==> flow/design.v <==
`timescale 1ns/1ps
module top_fpga (
    input  wire clk,
    input  wire rst_btn,
    input  wire enable_sw,
    input  wire admin_sw,
    input  wire sw2,
    input  wire sw3,
    input  wire btn_A,
    input  wire btn_B,
    input  wire btn_C,
    output reg  [12:0] led
);
    wire rst = rst_btn;
    reg btnA_d, btnB_d, btnC_d;
    always @(posedge clk) begin
        btnA_d <= btn_A;
        btnB_d <= btn_B;
        btnC_d <= btn_C;
    end
    wire vote_A_pulse = btn_A & ~btnA_d;
    wire vote_B_pulse = btn_B & ~btnB_d;
    wire vote_C_pulse = btn_C & ~btnC_d;
    wire [7:0] count_A, count_B, count_C;
    wire [1:0] winner;
    wire       valid_vote;
    wire [1:0] state_out;
    voting_machine_advanced DUT (
        .clk(clk),
        .rst(rst),
        .enable(enable_sw),
        .admin_mode(admin_sw),
        .vote_A(vote_A_pulse),
        .vote_B(vote_B_pulse),
        .vote_C(vote_C_pulse),
        .count_A(count_A),
        .count_B(count_B),
        .count_C(count_C),
        .winner(winner),
        .valid_vote(valid_vote),
        .state_out(state_out)
    );
    wire [1:0] sel = {sw3, sw2};
    reg  [7:0] disp_val;
    always @(*) begin
        case (sel)
            2'b00: disp_val = count_A;
            2'b01: disp_val = count_B;
            2'b10: disp_val = count_C;
            2'b11: disp_val = {4'b0000, state_out, winner};
            default: disp_val = 8'h00;
        endcase
    end
    always @(*) begin
        led[7:0]   = disp_val;
        led[8]     = valid_vote;
        led[10:9]  = winner;
        led[12:11] = state_out;
    end
endmodule
`timescale 1ns/1ps
module voting_machine_advanced (
    input  wire       clk,
    input  wire       rst,
    input  wire       enable,
    input  wire       admin_mode,
    input  wire       vote_A,
    input  wire       vote_B,
    input  wire       vote_C,
    output reg  [7:0] count_A,
    output reg  [7:0] count_B,
    output reg  [7:0] count_C,
    output reg  [1:0] winner,
    output reg        valid_vote,
    output reg  [1:0] state_out
);
    localparam IDLE   = 2'b00;
    localparam VOTING = 2'b01;
    localparam LOCK   = 2'b10;
    localparam RESULT = 2'b11;
    reg [1:0] state, next_state;
    always @(posedge clk or posedge rst) begin
        if (rst)
            state <= IDLE;
        else
            state <= next_state;
    end
    always @(*) begin
        state_out = state;
    end
    always @(*) begin
        case (state)
            IDLE: begin
                if (enable) next_state = VOTING;
                else        next_state = IDLE;
            end
            VOTING: begin
                if (vote_A || vote_B || vote_C)
                    next_state = LOCK;
                else
                    next_state = VOTING;
            end
            LOCK: begin
                if (admin_mode)
                    next_state = RESULT;
                else if (!enable)
                    next_state = IDLE;
                else
                    next_state = LOCK;
            end
            RESULT: begin
                if (!admin_mode)
                    next_state = IDLE;
                else
                    next_state = RESULT;
            end
            default: next_state = IDLE;
        endcase
    end
    always @(posedge clk or posedge rst) begin
        if (rst) begin
            count_A    <= 8'd0;
            count_B    <= 8'd0;
            count_C    <= 8'd0;
            valid_vote <= 1'b0;
        end
        else if (state == VOTING) begin
            valid_vote <= 1'b0;
            if (vote_A && !vote_B && !vote_C) begin
                count_A    <= count_A + 8'd1;
                valid_vote <= 1'b1;
            end
            else if (vote_B && !vote_A && !vote_C) begin
                count_B    <= count_B + 8'd1;
                valid_vote <= 1'b1;
            end
            else if (vote_C && !vote_A && !vote_B) begin
                count_C    <= count_C + 8'd1;
                valid_vote <= 1'b1;
            end
        end
        else begin
            valid_vote <= 1'b0;
        end
    end
    always @(*) begin
        if (state == RESULT) begin
            if ((count_A > count_B) && (count_A > count_C))
                winner = 2'b00;   
            else if ((count_B > count_A) && (count_B > count_C))
                winner = 2'b01;   
            else if ((count_C > count_A) && (count_C > count_B))
                winner = 2'b10;   
            else
                winner = 2'b11;   
        end
        else begin
            winner = 2'b11;       
        end
    end
endmodule
* From RTL to reports: top_fpga
Tool output for the design above, in the order of the flow. Line numbers count from 1 in the design file above. Operators carry their Yosys type and port widths (W data, S select, Z words). Library cell names are shortened. The mark n/a stands for no value.
Design: top top_fpga, clock clk, library sky130hd, corner tt_025C_1v80

* After elaboration
Counts by Yosys on the flattened word-level netlist (proc, flatten, opt, wreduce; memories kept). Register bits leave out memories and registers merged into their read ports (data or address); mux counts leave out enables and synchronous resets folded into registers. Print and check cells are left out. Cells with the same type and inputs are merged into one.
Cells by class: add/sub/neg operators 3, reductions and logical operators 19, $lt $le $gt $ge 6, bitwise operators 8, equal/unequal tests 6, muxes and demuxes 15
Operators by type and width (number):
- $gt A8 B8 Y1 | 6
- $pmux W8 S4 | 1
- $add A8 B1 Y8 const B | 3
- $mux W2 | 7
- $logic_and A1 B1 Y1 | 9
- $eq A2 B2 Y1 const B | 4
- $pmux W2 S4 | 1
- $mux W1 | 6
- $not A1 Y1 | 5
- $eq A2 B1 Y1 const B | 2
- $logic_not A2 Y1 | 2
- $reduce_and A4 Y1 | 1
- $and A1 B1 Y1 | 3
- $logic_not A1 Y1 | 3
- $reduce_and A3 Y1 | 1
- $logic_or A1 B1 Y1 | 2
- $reduce_and A2 Y1 | 1
Word-level totals: cells after elaboration 65, register bits 30, output and inout port bits 13, input bits 9

* Logic depth
Depth = most cells in a row (Yosys ltp): at word level without a register or memory, in the mapped netlist without a sequential cell, where the memories' decode and read muxes count.
Depth: depth in word-level cells 9, ABC_AREA 0, gate-level depth with buffers 8

* Synthesis result
Yosys stat after the flow's synthesis: flattened, memories mapped to cells. It holds for the ABC_AREA given above (unset counts as 0); a run with the other value may have another netlist. The area totals of this step are shown rounded.
Cell types (number):
- dfrtp_1 | 27
- ha_1 | 27
- xnor2_1 | 19
- nand4_1 | 12
- a21oi_1 | 14
- inv_1 | 17
- dfxtp_1 | 3
- nand3_1 | 10
- o21ai_0 | 9
- nand2b_4 | 3
- mux2i_1 | 4
- o22ai_1 | 6
- nor2_1 | 9
- nor3_4 | 2
- nand2_1 | 8
- mux4_1 | 1
- nor2b_1 | 4
- mux4_2 | 1
Not listed: further types 20, cells in them 30.
Synthesis totals: cell area after synthesis 0.00208 mm², mapped cells 206, flip-flop cells 30, buffers 3, sequential part of the area 0.000736 mm²
The figures by module come from a second, unflattened synthesis with its own total; it is not the netlist above.
Unflattened totals: cell total of the unflattened synthesis 200, area total of the unflattened synthesis 0.00209 mm²
Rows give one instance, submodules left out.
By module:
- voting_machine_advanced | sequential area 0.000676 mm², area 0.00182 mm², cells 178, instances 1
- top_fpga | sequential area 0.0000601 mm², area 0.000274 mm², cells 22, instances 1

* Worst setup path after synthesis
Source: OpenSTA report_checks on the synthesized netlist (no wires, ideal clock, input and output delay 20% of the period each), path of least setup slack; recovery checks are left aside. Register names are those of the netlist, which keeps one name where synthesis merged equal registers.
Timing after synthesis: path kind flip-flop to output port, start reg DUT.count_B[1], end out led[10], period 2640 ps, output delay 528 ps, stages on the path 8, slack 430 ps, data required time 2112 ps, path buffers 0, path delay 1682 ps, arrival time 1682 ps, synthesis period reached 2210 ps
"path delay" is the arrival time less input delay plus setup time. A path that ends at an output port has no setup time. "stages on the path": output pins that drive a net of the path, with the launching flip-flop's if there is one; two outputs of one cell count as two. "synthesis period reached" = period - worst setup slack (recovery checks aside). The figure is calculated, with input and output delays left at 20% of the set period. The rows between start and end are the longest chain of elaborated cells between them; the timing report does not say that the signal goes this way. Where chains are equally long, one stands for them. Each line given opens the expression or statement behind the cell; cells for indexed reads and writes are added by Yosys, which also makes memories of some case tables.
On the way, after synthesis: cells stage by stage dfrtp_1 -> ha_1 -> nor2b_1 -> o211ai_1 -> a21oi_1 -> nor3_1 -> o41ai_1 -> nand3_1, length of the longest elaborated chain 5
Ends and longest elaborated chain, after synthesis:
- start, declared | line 71 | output reg  [7:0] count_B,
- start, assigned | line 123 | count_B    <= 8'd0;
- start, assigned | line 134 | count_B    <= count_B + 8'd1;
- $gt A8 B8 Y1 | line 150 | else if ((count_B > count_A) && (count_B > count_C))
- $logic_and A1 B1 Y1 | line 150
- $mux W2 | line 150
- $mux W2 | line 148 | if ((count_A > count_B) && (count_A > count_C))
- $mux W2 | line 147 | if (state == RESULT) begin
- end, declared | line 12 | output reg  [12:0] led

* Timing after layout
From the final timing report of stored run 1: the path of least setup slack in the routed layout; clock arrival at registers is part of the times. The report prints the path's times to 10 ps; the period is as set.
Timing after layout: path kind flip-flop to output port, start reg DUT.count_B[1], end out led[10], period 2300 ps, data required time 1840 ps, slack -440 ps, output delay 460 ps, arrival time 2280 ps, stages on the path 10, path buffers 2
The rows between start and end are the longest chain of elaborated cells between them; the timing report does not say that the signal goes this way. Where chains are equally long, one stands for them.
On the way, after layout: cells stage by stage dfrtp_2 -> inv_2 -> ha_4 -> nor2b_1 -> o211ai_1 -> a21oi_2 -> o41ai_2 -> buf_4 -> nand3_2 -> buf_6, length of the longest elaborated chain 5
Ends and longest elaborated chain, after layout:
- start, declared | line 71 | output reg  [7:0] count_B,
- start, assigned | line 123 | count_B    <= 8'd0;
- start, assigned | line 134 | count_B    <= count_B + 8'd1;
- $gt A8 B8 Y1 | line 150 | else if ((count_B > count_A) && (count_B > count_C))
- $logic_and A1 B1 Y1 | line 150
- $mux W2 | line 150
- $mux W2 | line 148 | if ((count_A > count_B) && (count_A > count_C))
- $mux W2 | line 147 | if (state == RESULT) begin
- end, declared | line 12 | output reg  [12:0] led

Settings and measured results of 2 stored flow runs for module top_fpga (sky130hd), not sorted in any way. The constraints put input and output delay at 20% of the set period each and load the outputs with 0.01 pF.
"time on the worst setup path" is the time allowed to the run's worst setup path (the clock period less input and output delay, where it has them) less its slack. Clock arrival times count: a late capture clock shortens it, a late launch clock lengthens it.
"total power of the final layout" is the tool's figure for a default switching activity; nothing was simulated.
"time on the worst setup path" is given in steps of 10 ps.
Results are given in rounded form.

* Stored run 1 | settings: period_ns 2.3; CORE_UTILIZATION 53; CAP_MARGIN 20; CORE_MARGIN 2; SLEW_MARGIN 20 | results: area of the synthesized netlist 0.00208 mm²; std-cell area (final layout) 0.00292 mm²; total power of the final layout 3.01 mW; setup slack of the critical path -438 ps; time on the worst setup path 2280 ps; type of the worst setup path flip-flop to output port; total die area 0.00444 mm²
* Stored run 2 | settings: period_ns 1.44; CORE_UTILIZATION 35; SETUP_SLACK_MARGIN 0.22; PLACE_DENSITY 0.36; CORE_MARGIN 10; CELL_PAD_IN_SITES_GLOBAL_PLACEMENT 0; TNS_END_PERCENT 5; GPL_TIMING_DRIVEN 1; GPL_ROUTABILITY_DRIVEN 1; MIN_ROUTING_LAYER met2; MAX_ROUTING_LAYER met4; CAP_MARGIN 20; SLEW_MARGIN 20 | results: area of the synthesized netlist 0.00208 mm²; std-cell area (final layout) 0.00307 mm²; total power of the final layout 4.64 mW; setup slack of the critical path -1020 ps; time on the worst setup path 2180 ps; type of the worst setup path flip-flop to output port; total die area 0.00943 mm²
